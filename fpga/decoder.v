==> flow/design.v <==
`timescale 1ns / 1ps
module decoder(clk, quadA, quadB, reset, total);
input clk, quadA, quadB, reset;
output [7:0]total;
reg [7:0] count;
reg [7:0] total;
reg [2:0] quadA_delayed, quadB_delayed;
always @(posedge clk) quadA_delayed <= {quadA_delayed[1:0], quadA};
always @(posedge clk) quadB_delayed <= {quadB_delayed[1:0], quadB};
wire count_enable = quadA_delayed[1] ^ quadA_delayed[2] ^ quadB_delayed[1] ^ quadB_delayed[2];
	 reg [17:0] ticker ;
	 wire click1 ;
	 wire click2 ;
always @ (posedge clk)
	begin
	 if(!reset)
		ticker <= 0;
	 else if(ticker == 55609) 								 
		ticker <= 0;
	 else 
		ticker <= ticker + 1;
	end
assign click1 = ((ticker == 55608)||(ticker == 55609) ? 1'b1 : 1'b0);  
assign click2 = ((ticker == 0) ? 1'b1 : 1'b0 ) ; 	  
always @ (posedge clk)
	begin
	 if(!reset)			total <= 0 ;
	 else if(click1)	total <= count ;
	end
always @ (posedge clk)
	if(!reset)			count <= 0;
	else if(click2)	count <= 8'b0 ;
	else
begin
  if(count_enable)
  begin
	 count <= count+1;
  end
end
endmodule
# Reports on decoder
# Tool output for the design above, in the order of the flow.
# Lines are those of the file above, counted from 1.
# Cell names lack the library's common part.
# Not given: -
# inputs
top_module,decoder
clk_port,clk
cell_library,sky130hd
pvt_corner,tt_025C_1v80

# Word-level counts
# Counts by Yosys on the flattened word-level netlist (proc, flatten, opt, wreduce; memories kept). Register bits leave out memories and registers merged into their read ports (data or address); mux counts leave out enables and synchronous resets folded into registers. Print and check cells are left out. Cells with the same type and inputs are merged into one.
# classes
add_sub_neg,2
n_eq,2
mux,2
logic,4
reduce_and_logical,4
# op_table
operator,count
18-bit by 16-bit equality test with 1-bit output with constant B,2
18-bit by 1-bit adder with 18-bit output with constant B,1
18-bit logical NOT,1
8-bit by 1-bit adder with 8-bit output with constant B,1
2-bit OR reduction,2
1-bit XOR,3
1-bit 2-to-1 mux,2
1-bit logical OR,1
1-bit NOT,1
# bits
regBits,40
in_bits,4
output_inout_bits,8
wordCells,19

# Depth
# Longest topological path by Yosys (ltp), each cell counted once; first at word level (registers and memories cut), then after technology mapping (sequential cells cut; the memories' decode and read muxes count).
# logic_depth
word_depth,3
ABC_AREA,0
mapped_depth,6
mapped_depth_nobuf,5

# After synthesis
# The flow's flattened synthesis, as Yosys stat reports it; memories are mapped. The netlist is that of the ABC_AREA named above (0 if unset); the other value can give another one.
# Totals and module areas in this step are rounded.
# synth_totals
stdcells,190
area_um2,1700
sequential_area_um2,800
ff_cells,40
n_buf,7
# by_type
type,count,type_area_um2
dfxtp_1,40,800.768
xnor2_1,15,131.376
mux2i_1,9,90.086
nand2_1,24,90.086
nor2_1,20,75.072
a21oi_1,10,50.048
ha_1,4,50.048
nand4_1,6,37.536
or3_1,6,37.536
inv_1,9,33.782
nor4_1,5,31.28
nand3_1,6,30.029
nor3_1,6,30.029
o21ai_0,6,30.029
o41ai_4,1,27.526
or4_1,3,22.522
nand4_4,1,21.27
o31ai_1,2,15.014
# Other cell types: 14; their cells: 17.

# Timing after synthesis
# Source: OpenSTA report_checks on the synthesized netlist (no wires, ideal clock, input and output delay 20% of the period each), path of least setup slack; recovery checks are left aside. Register names are those of the netlist, which keeps one name where synthesis merged equal registers.
# synth_path
kind,reg2reg
start,register ticker[0]
end,register ticker[16]
period_ns,1.93
setup_time_ns,0.071
launch_ns,0.000
t_arrival_ns,1.679
required_ns,1.859
path_slack_ns,0.180
delay_ns,1.750
stages,6
path_buffers,0
synth_period_reached_ns,1.75
# "delay_ns" is the arrival time less input delay plus setup time.
# "stages" counts driving pins, that of a launching flip-flop among them; a cell with two outputs on the path counts twice.
# "synth_period_reached_ns" = period - worst setup slack (recovery checks aside). The figure is calculated, with input and output delays left at 20% of the set period.
# Between the ends stands the longest chain of elaborated cells between them, by number of cells; it is not shown to be the way that was timed. Of several equally long chains one is given.
# Each line given opens the expression or statement behind the cell; cells for indexed reads and writes are added by Yosys, which also makes memories of some case tables.
# At most two assigning lines are given for a register; there are more.
# synth_between
cell_sequence,dfxtp_1 ha_1 nand2_1 or4_4 or3_1 a21oi_1
elab_chain_len,2
cone_cells,3
cone_classes,1 x add/sub; 1 x eq/ne; 1 x reduce/logical
# synth_rtl
item,line_no,text
"start, declared",11,reg [17:0] ticker ;
"start, assigned",17,ticker <= 0;
"start, assigned",21,ticker <= ticker + 1;
18-bit by 16-bit equality test with 1-bit output,18,else if(ticker == 55609)
2-bit OR reduction,-,
"end, assigned",17,
"end, assigned",21,
"end, declared",11,

# Timing after layout
# Path of least setup slack in the final report of flow run A (OpenROAD, finished layout, wires in). Where an end is a register, its clock arrival counts in the times.
# layout_path
kind,reg2reg
start,register ticker[1]
end,register ticker[16]
period_ns,1.51
setup_time_ns,0.06
launch_ns,0.29
t_arrival_ns,1.84
required_ns,1.74
path_slack_ns,-0.10
stages,6
path_buffers,0
# Between the ends stands the longest chain of elaborated cells between them, by number of cells; it is not shown to be the way that was timed. Of several equally long chains one is given.
# At most two assigning lines are given for a register; there are more.
# layout_between
cell_sequence,dfxtp_4 ha_4 nand2_2 or4_4 or3_4 a21oi_2
elab_chain_len,2
cone_cells,3
cone_classes,1 x add/sub; 1 x eq/ne; 1 x reduce/logical
# layout_rtl
item,line_no,text
"start, declared",11,reg [17:0] ticker ;
"start, assigned",17,ticker <= 0;
"start, assigned",21,ticker <= ticker + 1;
18-bit by 16-bit equality test with 1-bit output,18,else if(ticker == 55609)
2-bit OR reduction,-,
"end, assigned",17,
"end, assigned",21,
"end, declared",11,

# Settings and measured results of 2 stored flow runs for module decoder (sky130hd), not sorted in any way. The constraints put input and output delay at 20% of the set period each and load the outputs with 0.01 pF.
# By "clock_period_reached_ns" is meant the clock period of the run minus its worst setup slack. This is arithmetic on one report: input and output delays are still those of the set period (20% each).
# "worst_path_time_ns" = time allowed to the worst setup path (clock period - input delay - output delay, where it has them) - its slack; a late launch clock adds to it, a late capture clock takes from it.
# "power.total_uw" is the tool's figure for a default switching activity; nothing was simulated.
# Measured values are rounded.
# A setting shown as . is not set for that run.
name,flow run A,flow run B
period_ns,1.51,3.57
CORE_UTILIZATION,28,42
PLACE_DENSITY_LB_ADDON,0.27,0.21
TNS_END_PERCENT,30,.
CTS_CLUSTER_SIZE,26,.
CAP_MARGIN,35,0
MAX_ROUTING_LAYER,met5,.
CORE_MARGIN,2,8
SLEW_MARGIN,20,20
GPL_TIMING_DRIVEN,.,1
MIN_ROUTING_LAYER,.,met1
design.die.area_um2,6800,6400
power.total_uw,2100,1000
ws_setup_ns,-0.10,1.5
synth_chip_area_um2,1700,1700
layout_stdcell_area_um2,2400,2000
worst_path_time_ns,1.61,2.03
worstPathKind,reg2reg,reg2reg
holdWs_ns,0.33,0.33
total_negative_slack_ns,-0.54,0.000
clock_period_reached_ns,1.610,2.030
util_pct,41,51
